==> flow/design.v <==
module cpu
(
	input wire clk,
	input wire rst_n,
	input wire tx_done,
	input wire rd_valid,
	output logic [1:0] op,
	output logic[63:0] io_address,
	input logic[31:0] common_data_bus_in,
	output logic[31:0] common_data_bus_out
);
	typedef enum reg
	{
		READ = 1'b0,
		WRITE = 1'b1
	} cpu_state;
	cpu_state state;
	logic [31:0] line_buffer [15:0];
	logic [3:0] fill_count;
	logic wr_fill;
	always_comb begin
		io_address = 'h0;
		op = 2'b01;
		common_data_bus_out = '0;
		case(state) 
			READ: begin
			end
			WRITE: begin
				op = 'b11;
				io_address = 'h400;
				common_data_bus_out = line_buffer[fill_count];
			end
		endcase
	end
	always_ff @(posedge clk, negedge rst_n) begin
		if(!rst_n) begin
			for(integer i = 0; i < 16; ++i)
				line_buffer[i] <= '0;
			state <= READ;
			fill_count <= '0;
			wr_fill <= '0;
		end
		else begin
			for(integer i = 0; i < 16; ++i)
			begin
				if(fill_count == i)
					line_buffer[i] <= common_data_bus_in;
			end
		case(state)
			READ: begin
				if(tx_done) begin
					state <= WRITE;
				end
				if(rd_valid) begin
					fill_count <= fill_count + 1;
				end
			end
			WRITE: begin
				if(!wr_fill) begin
					wr_fill <= 1'b1;
				end
				else begin
					fill_count <= fill_count + 1;
					if(tx_done) begin
						state <= READ;
						wr_fill <= 1'b0;
					end
				end
			end
		endcase
		end
	end
endmodule
# == Tool chain data of cpu ==
# Tool output for the design above, in the order of the flow.
# Line numbers count from 1 in the design file above.
# Operators carry their Yosys type and port widths (W data, S select, Z words).
# Not given: --
# design
top_module,cpu
clock,clk
lib,sky130hd
lib_corner,tt_025C_1v80

# == After elaboration ==
# Source: Yosys, flattened and elaborated. Widths are those after wreduce. Registers that Yosys merges into a memory's read port (data or address) are not register bits. Print and check cells do not count. Equal cells are merged and count once.
# word_totals
inputBits,36
ff_bits,518
# classes
bitwise,1
muxes,11
n_addsub,1
reduce_and_logical,2
n_eq,17
# ops
op,count
$pmux W32 S16,1
$pmux W64 S2,1
$pmux W32 S2,1
$eq A4 B4 Y1 const B,8
$eq A4 B3 Y1 const B,4
$eq A4 B2 Y1 const B,2
$pmux W4 S2,1
$mux W4,2
$add A4 B1 Y4 const B,1
$eq A4 B1 Y1 const B,1
$logic_not A4 Y1,1
$pmux W2 S2,1
$mux W1,3
$ne A2 B1 Y1 const B,1
$ne A2 B2 Y1 const B,1
$reduce_and A2 Y1,1
$pmux W1 S2,1
$not A1 Y1,1

# == Depth ==
# Yosys ltp: most cells in a row. Word level: on the elaborated netlist, between registers, memories and ports. Mapped: between sequential cells and ports; inverters and the memories' decode and read muxes count.
# depth
ltp_word,3
ABC_AREA,1
mapped_depth,12
mapped_depth_nobuf,10

# == Mapped cells and area ==
# The flow's flattened synthesis, as Yosys stat reports it; memories are mapped. The netlist is that of the ABC_AREA named above (0 if unset); the other value can give another one.
# types
cell_type,count,type_area_um2
sky130_fd_sc_hd__dfrtp_1,518,1.3E+04
sky130_fd_sc_hd__nand2_1,857,3.22E+03
sky130_fd_sc_hd__o21ai_0,496,2.48E+03
sky130_fd_sc_hd__nand4_1,304,1.9E+03
sky130_fd_sc_hd__nor2_1,192,720.691
sky130_fd_sc_hd__nand3_1,140,700.672
sky130_fd_sc_hd__clkbuf_1,161,604.33
sky130_fd_sc_hd__buf_4,72,540.518
sky130_fd_sc_hd__buf_2,76,380.365
sky130_fd_sc_hd__inv_1,70,262.752
sky130_fd_sc_hd__a21oi_1,32,160.154
sky130_fd_sc_hd__o21ai_1,27,135.13
sky130_fd_sc_hd__buf_1,32,120.115
sky130_fd_sc_hd__ha_1,4,50.048
sky130_fd_sc_hd__nor2_4,3,33.782
sky130_fd_sc_hd__xor2_1,3,26.275
sky130_fd_sc_hd__nor2_2,4,25.024
sky130_fd_sc_hd__inv_2,4,15.014
# Other cell types: 5; their cells: 6.
# synth_totals
flip_flops,518
stdcells,3001
synth_area_mm2,0.0243771

# == Worst setup path after synthesis ==
# Source: OpenSTA report_checks on the synthesized netlist (no wires, ideal clock, input and output delay 20% of the period each), path of least setup slack; recovery checks are left aside. Register names are those of the netlist, which keeps one name where synthesis merged equal registers.
# synth_path
path_type,register -> output
from,reg fill_count[0]
to,out common_data_bus_out[12]
delay_ns,1.769
clock_period_ns,2.61
t_required_ns,2.088
arrival_ns,1.769
path_stages,12
n_path_buf,3
slack_ns,0.319
output_delay_ns,0.522
period_less_setup_slack_ns,2.291
# "delay_ns" is the arrival time less input delay plus setup time.
# A path that ends at an output port has no setup time.
# "path_stages" counts driving pins, that of a launching flip-flop among them; a cell with two outputs on the path counts twice.
# "period_less_setup_slack_ns" is the clock period less the worst setup slack; recovery checks do not enter. This is arithmetic on one report: input and output delays are still those of the set period (20% each).
# The rows between start and end are the longest chain of elaborated cells between them; the timing report does not say that the signal goes this way. Where chains are equally long, one stands for them.
# Each line given opens the expression or statement behind the cell; cells for indexed reads and writes are added by Yosys, which also makes memories of some case tables.
# At most two assigning lines are given for a register; there are more.
# synth_via
path_cell_list,sky130_fd_sc_hd__dfrtp_1 > sky130_fd_sc_hd__inv_1 > sky130_fd_sc_hd__ha_1 > sky130_fd_sc_hd__buf_2 > sky130_fd_sc_hd__buf_2 > sky130_fd_sc_hd__buf_1 > sky130_fd_sc_hd__nand4_1 > sky130_fd_sc_hd__nand2_1 > sky130_fd_sc_hd__nor2_1 > sky130_fd_sc_hd__nand2_1 > sky130_fd_sc_hd__nor2_1 > sky130_fd_sc_hd__a21oi_1
elab_chain_cells,3
cone_cells,18
classes_between,15 x eq/ne; 2 x mux; 1 x reduce/logical
# synth_rtl
item,line,rtl
from (decl),19,logic [3:0] fill_count;
from (assign),55,fill_count <= fill_count + 1;
from (assign),63,fill_count <= fill_count + 1;
$eq A4 B4 Y1,31,common_data_bus_out = line_buffer[fill_count];
$pmux W32 S16,31,
$pmux W32 S2,25,case(state)
to (decl),10,output logic[31:0] common_data_bus_out

# == Timing after layout ==
# Path of least setup slack in the final report of run 1 (OpenROAD, finished layout, wires in). Where an end is a register, its clock arrival counts in the times.
# layout_path
path_type,register -> output
from,reg fill_count[1]
to,out common_data_bus_out[21]
t_required_ns,2.12
slack_ns,-0.59
output_delay_ns,0.53
path_stages,12
arrival_ns,2.71
n_path_buf,5
clock_period_ns,2.65
# The rows between start and end are the longest chain of elaborated cells between them; the timing report does not say that the signal goes this way. Where chains are equally long, one stands for them.
# At most two assigning lines are given for a register; there are more.
# layout_via
path_cell_list,sky130_fd_sc_hd__dfrtp_1 > sky130_fd_sc_hd__buf_6 > sky130_fd_sc_hd__ha_4 > sky130_fd_sc_hd__buf_12 > sky130_fd_sc_hd__o21ai_4 > sky130_fd_sc_hd__nand2_2 > sky130_fd_sc_hd__nor2_4 > sky130_fd_sc_hd__buf_12 > sky130_fd_sc_hd__buf_12 > sky130_fd_sc_hd__nand3_1 > sky130_fd_sc_hd__a21oi_4 > sky130_fd_sc_hd__buf_6
elab_chain_cells,3
cone_cells,18
classes_between,15 x eq/ne; 2 x mux; 1 x reduce/logical
# layout_rtl
item,line,rtl
from (decl),19,logic [3:0] fill_count;
from (assign),55,fill_count <= fill_count + 1;
from (assign),63,fill_count <= fill_count + 1;
$eq A4 B4 Y1,31,common_data_bus_out = line_buffer[fill_count];
$pmux W32 S16,31,
$pmux W32 S2,25,case(state)
to (decl),10,output logic[31:0] common_data_bus_out

# Measured results for cpu: 2 stored runs of the Yosys and OpenROAD flow on sky130hd. The settings differ; the order carries no meaning. The constraints put input and output delay at 20% of the set period each and load the outputs with 0.01 pF.
# By "timing.achieved_period_ns" is meant the clock period of the run minus its worst setup slack. This is arithmetic on one report: input and output delays are still those of the set period (20% each).
# "worst_path_time_ns" means the part of the period allowed to the worst setup path (the constraints hold back 20% at inputs and 20% at outputs) less its slack; where the path has registers, the arrival times of their clocks count too.
# "power.total_w": no workload was simulated; the value follows from the tool's default switching activity.
# Among the settings, -- means not set for that run.
setting or result,run 1,run 2
period_ns,2.65,2.65
CORE_UTILIZATION,18,23
SETUP_SLACK_MARGIN,0.56,0.29
PLACE_DENSITY_LB_ADDON,0.14,0.0
CORE_ASPECT_RATIO,1.69,--
CORE_MARGIN,8,2
ABC_AREA,1,--
GPL_ROUTABILITY_DRIVEN,1,--
CTS_CLUSTER_SIZE,15,--
CTS_CLUSTER_DIAMETER,37,--
SLEW_MARGIN,0,20
MIN_ROUTING_LAYER,met1,--
CAP_MARGIN,20,20
HOLD_SLACK_MARGIN,--,0.27
CELL_PAD_IN_SITES_DETAIL_PLACEMENT,--,1
TNS_END_PERCENT,--,5
MAX_ROUTING_LAYER,--,met4
die_mm2,0.147867,0.105833
final_setup_ws_ns,-0.587,-0.649
timing.achieved_period_ns,3.237,3.299
stdcell_area_mm2,0.0340164,0.0306907
worst_path_time_ns,2.71,2.77
worstPathKind,register -> output,register -> output
setupTns_ns,-17.275,-18.021
synthArea_mm2,0.0243771,0.0237465
post_route_util_frac,0.253,0.301
power.total_w,0.051985,0.045388
